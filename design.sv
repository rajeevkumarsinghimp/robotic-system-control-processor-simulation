==> flow/design.v <==
module motor_control (
    input logic clk,
    input logic reset,
    input logic [7:0] pwm_duty_cycle,  
    output logic motor_pwm
);
    logic [7:0] pwm_counter;
    always_ff @(posedge clk or posedge reset) begin
        if (reset) begin
            pwm_counter <= 8'b0;
            motor_pwm <= 0;
        end else begin
            if (pwm_counter < pwm_duty_cycle) begin
                motor_pwm <= 1;
            end else begin
                motor_pwm <= 0;
            end
            pwm_counter <= pwm_counter + 1;
        end
    end
endmodule
module encoder_feedback (
    input logic clk,
    input logic reset,
    input logic motor_pwm,  
    output logic [9:0] encoder_value  
);
    always_ff @(posedge clk or posedge reset) begin
        if (reset) begin
            encoder_value <= 10'b0;
        end else begin
            encoder_value <= encoder_value + (motor_pwm ? 1 : 0);
        end
    end
endmodule
module inverse_kinematics (
    input logic [15:0] target_x, target_y, target_z,
    output logic [9:0] joint1_angle, joint2_angle, joint3_angle
);
    always_comb begin
        joint1_angle = target_x[9:0];  
        joint2_angle = target_y[9:0];
        joint3_angle = target_z[9:0];
    end
endmodule
module pid_controller (
    input logic clk,
    input logic reset,
    input logic [9:0] target_angle,  
    input logic [9:0] current_angle,  
    output logic [7:0] pwm_duty_cycle  
);
    parameter Kp = 8'b00010000;  
    parameter Ki = 8'b00001000;  
    parameter Kd = 8'b00000100;  
    logic [9:0] error, prev_error;
    logic [15:0] integral, derivative;
    always_ff @(posedge clk or posedge reset) begin
        if (reset) begin
            pwm_duty_cycle <= 8'b0;
            prev_error <= 10'b0;
            integral <= 16'b0;
        end else begin
            error <= target_angle - current_angle;
            integral <= integral + error;
            derivative <= error - prev_error;
            pwm_duty_cycle <= (Kp * error) + (Ki * integral) + (Kd * derivative);
            prev_error <= error;
        end
    end
endmodule
module robot_controller (
    input logic clk,
    input logic reset,
    input logic [15:0] target_x, target_y, target_z,
    output logic [7:0] pwm1, pwm2, pwm3
);
    logic [9:0] joint1_angle, joint2_angle, joint3_angle;
    logic [9:0] encoder1, encoder2, encoder3;
    logic [7:0] pwm_duty1, pwm_duty2, pwm_duty3;
    inverse_kinematics ik(
        .target_x(target_x),
        .target_y(target_y),
        .target_z(target_z),
        .joint1_angle(joint1_angle),
        .joint2_angle(joint2_angle),
        .joint3_angle(joint3_angle)
    );
    pid_controller pid1(
        .clk(clk),
        .reset(reset),
        .target_angle(joint1_angle),
        .current_angle(encoder1),
        .pwm_duty_cycle(pwm_duty1)
    );
    pid_controller pid2(
        .clk(clk),
        .reset(reset),
        .target_angle(joint2_angle),
        .current_angle(encoder2),
        .pwm_duty_cycle(pwm_duty2)
    );
    pid_controller pid3(
        .clk(clk),
        .reset(reset),
        .target_angle(joint3_angle),
        .current_angle(encoder3),
        .pwm_duty_cycle(pwm_duty3)
    );
    motor_control motor1(
        .clk(clk),
        .reset(reset),
        .pwm_duty_cycle(pwm_duty1),
        .motor_pwm(motor1_pwm)
    );
    motor_control motor2(
        .clk(clk),
        .reset(reset),
        .pwm_duty_cycle(pwm_duty2),
        .motor_pwm(motor2_pwm)
    );
    motor_control motor3(
        .clk(clk),
        .reset(reset),
        .pwm_duty_cycle(pwm_duty3),
        .motor_pwm(motor3_pwm)
    );
    encoder_feedback enc1(
        .clk(clk),
        .reset(reset),
        .motor_pwm(motor1_pwm),
        .encoder_value(encoder1)
    );
    encoder_feedback enc2(
        .clk(clk),
        .reset(reset),
        .motor_pwm(motor2_pwm),
        .encoder_value(encoder2)
    );
    encoder_feedback enc3(
        .clk(clk),
        .reset(reset),
        .motor_pwm(motor3_pwm),
        .encoder_value(encoder3)
    );
    assign pwm1 = pwm_duty1;
    assign pwm2 = pwm_duty2;
    assign pwm3 = pwm_duty3;
endmodule
module processor (
    input clk,
    input reset,
    input [15:0] target_x,   
    input [15:0] target_y,   
    input [15:0] target_z,   
    input start
);
reg [15:0] current_x, current_y, current_z;
reg moving;
always @(posedge clk or posedge reset) begin
    if (reset) begin
        current_x <= 16'd0;
        current_y <= 16'd0;
        current_z <= 16'd0;
        moving <= 0;
    end else if (start) begin
        moving <= 1;
        current_x <= target_x;
        current_y <= target_y;
        current_z <= target_z;
    end else begin
        moving <= 0;
    end
end
endmodule
Tool chain data of robot_controller. What the tools print for robot_controller, step after step. Line numbers count from 1 in the design file above. Library cell names are shortened. Not given: -

Top: robot_controller. Clock: clk. Library: sky130hd. Library corner: tt_025C_1v80.

After elaboration. Source: Yosys, flattened and elaborated, memories not mapped. Widths are those after wreduce; folded enables and synchronous resets count as part of the registers. Registers that Yosys merges into a memory's read port (data or address) are not register bits. Print and check cells do not count. Equal cells are merged and count once.

Mux-type cells: 6. For $add $sub $neg the number is 21. For order comparisons the number is 3.

Operators by type and width (number): adder 16 x 10 -> 16 bit (3); adder 8 bit (6); adder 10 bit (3); subtractor 10 bit (3); adder 8 x 1 -> 8 bit (second input constant) (3); < comparator 8 bit (3); subtractor 6 bit (3); 2-to-1 mux 1 bit (6).

The figure for bits in registers is 195. The entry for cells after elaboration reads 54. The entry for input bits reads 50. Output and inout bits: 24.

Longest topological paths. Depth = most cells in a row (Yosys ltp): at word level without a register or memory, in the mapped netlist without a sequential cell, where the memories' decode and read muxes count.

The entry for depth in word-level cells reads 2. The figure for ABC_AREA is 0. Mapped depth: 7. The entry for depth with buffers taken out reads 7.

After synthesis. Yosys stat after the flow's synthesis: flattened, memories mapped to cells. It holds for the ABC_AREA given above (unset counts as 0); a run with the other value may have another netlist.

Cells in the netlist: 575. The entry for buffers reads 6. The entry for cell area after synthesis reads 6920.4 µm². The figure for sequential part of the area is 3483.3 µm². The figure for flip-flops is 132.

Cell types: dfrtp_1 (number 96, area in all 2.4E+03 µm²); edfxtp_1 (number 36, area in all 1.08E+03 µm²); ha_1 (number 81, area in all 1.01E+03 µm²); xnor2_1 (number 50, area in all 437.92 µm²); fa_1 (number 21, area in all 420.403 µm²); inv_1 (number 100, area in all 375.36 µm²); xor2_1 (number 25, area in all 218.96 µm²); a21oi_1 (number 25, area in all 125.12 µm²); a21o_1 (number 16, area in all 120.115 µm²); o21ai_0 (number 17, area in all 85.082 µm²); nand3_1 (number 14, area in all 70.067 µm²); nor3_1 (number 13, area in all 65.062 µm²); o21a_1 (number 8, area in all 60.058 µm²); a21boi_0 (number 6, area in all 45.043 µm²); buf_4 (number 6, area in all 45.043 µm²); o211ai_1 (number 6, area in all 45.043 µm²); o31ai_1 (number 6, area in all 45.043 µm²); nor2_1 (number 11, area in all 41.29 µm²).

Other cell types: 11; their cells: 38. By module: a second synthesis without flattening, with its own total; a netlist apart from the flattened one above.

Cell total of the unflattened synthesis: 690. The entry for area total of the unflattened synthesis reads 7927.6 µm².

Each row is one instance without its submodules.

By module: pid_controller (area 1632.8 µm², seq. area 785.8 µm², cells 134, times used 3); motor_control (area 523.0 µm², seq. area 225.2 µm², cells 53, times used 3); encoder_feedback (area 411.6 µm², seq. area 250.2 µm², cells 33, times used 3); inverse_kinematics (area 225.2 µm², seq. area 0.0 µm², cells 30, times used 1); robot_controller (area 0.0 µm², seq. area 0.0 µm², cells 0, times used 1).

Worst setup path after synthesis. OpenSTA on the mapped netlist: ideal clock, no wires. The path of least setup slack (recovery checks aside). Input and output delay are each 20% of the period. Register names are those of the netlist, which keeps one name where synthesis merged equal registers.

Path type: input port to flip-flop. Start point: input port reset. End point: register pid1.derivative[0]. For slack the number is 0.096 ns. For delay of the path the number is 3.160 ns. Under library setup time stands 0.490 ns. The figure for clock period is 4.07 ns. The entry for data arrival time reads 3.484 ns. The entry for time at the first pin reads 0.814 ns. External input delay: 0.814 ns. Under buffers on the path stands 0. For required time the number is 3.580 ns. Stages on the path: 1. The entry for period reached after synthesis reads 3.974 ns.

"delay of the path" = arrival - input delay + setup time. "stages on the path": output pins that drive a net of the path, with the launching flip-flop's if there is one; two outputs of one cell count as two. "period reached after synthesis" = period - worst setup slack (recovery checks aside). The figure is calculated, with input and output delays left at 20% of the set period.

Path through: inv_1. Length of the longest elaborated chain: 0. For elaborated cells on any way between the ends the number is 0. Source lines of those cells: 0.

Ends and longest elaborated chain, after synthesis: from (decl) (RTL line 74) `input logic reset,`; to (assign) (RTL line 66) `derivative <= error - prev_error;`; to (decl) (RTL line 57) `logic [15:0] integral, derivative;`.

Path in the finished layout. From the final timing report of flow run B: the path of least setup slack in the routed layout; clock arrival at registers is part of the times.

Path type: input port to flip-flop. Start point: input port (no name shown). End point: register pid3.error[4]. Stages on the path: 8. The figure for clock period is 2.92 ns. Under library setup time stands 0.25 ns. The entry for time at the first pin reads 0.58 ns. Under buffers on the path stands 1. The entry for data arrival time reads 2.12 ns. External input delay: 0.58 ns. For required time the number is 3.08 ns. For slack the number is 0.96 ns.

Between the ends stands the longest chain of elaborated cells between them, by number of cells; it is not shown to be the way that was timed. Of several equally long chains one is given. A line is the first line of the expression or statement that the cell stems from. Yosys adds cells for indexed reads and writes and turns some case tables into memories.

Path through: clkdlybuf4s50_1 -> inv_1 -> ha_1 -> fa_1 -> inv_1 -> a21o_1 -> a21oi_1 -> xnor2_1. Length of the longest elaborated chain: 1. For elaborated cells on any way between the ends the number is 1. Source lines of those cells: 1. Those cells by class: add/sub (1).

Ends and longest elaborated chain, post-layout: from (decl) (RTL line 75); subtractor 10 bit (RTL line 64); to (assign) (RTL line 64); to (decl) (RTL line 56) `logic [9:0] error, prev_error;`.

Subject: robot_controller on sky130hd, stored results

Hello all,

Flow measurements of robot_controller on sky130hd: 2 stored runs with different settings, listed in no order. Input and output delays are each 20% of the period that was set; the output load is 0.01 pF. "period reached" is the run's clock period less its worst setup slack. It is reckoned from that one timing run; input and output delays stay at 20% of the period that was set. "time used up by the worst setup path" = time allowed to the worst setup path (clock period - input delay - output delay, where it has them) - its slack; a late launch clock adds to it, a late capture clock takes from it. "power" is the tool's figure for a default switching activity; nothing was simulated.

Flow run A has these settings: period_ns 2.21; CORE_UTILIZATION 58; PLACE_DENSITY_LB_ADDON 0.23; CORE_MARGIN 10; CELL_PAD_IN_SITES_GLOBAL_PLACEMENT 1; CELL_PAD_IN_SITES_DETAIL_PLACEMENT 2; TNS_END_PERCENT 20; GPL_TIMING_DRIVEN 0; GPL_ROUTABILITY_DRIVEN 1; CTS_CLUSTER_DIAMETER 340; SLEW_MARGIN 30; MAX_ROUTING_LAYER met5; CAP_MARGIN 20. Outcome: not finished: placement ended with error DPL-0033.

Flow run B has these settings: period_ns 2.92; CORE_UTILIZATION 57; PLACE_DENSITY_LB_ADDON 0.02; HOLD_SLACK_MARGIN 0.19; CORE_MARGIN 2; CELL_PAD_IN_SITES_DETAIL_PLACEMENT 0; TNS_END_PERCENT 45; GPL_ROUTABILITY_DRIVEN 1; CTS_CLUSTER_SIZE 85; MIN_ROUTING_LAYER met1; MAX_ROUTING_LAYER met5; CAP_MARGIN 20; SLEW_MARGIN 20. The measured synthesis area is 6920.4 µm². The die size stands at 13038.2 µm². The standard-cell area of the final layout stands at 8062.7 µm². The smallest setup slack stands at 0.963 ns. The total negative setup slack comes to 0.000 ns. The final worst hold slack reads 0.341 ns. The measured power is 10149 uW. The period reached comes to 1.957 ns. The time used up by the worst setup path comes to 1.37 ns. Type of the worst setup path: input port to flip-flop.

Thanks
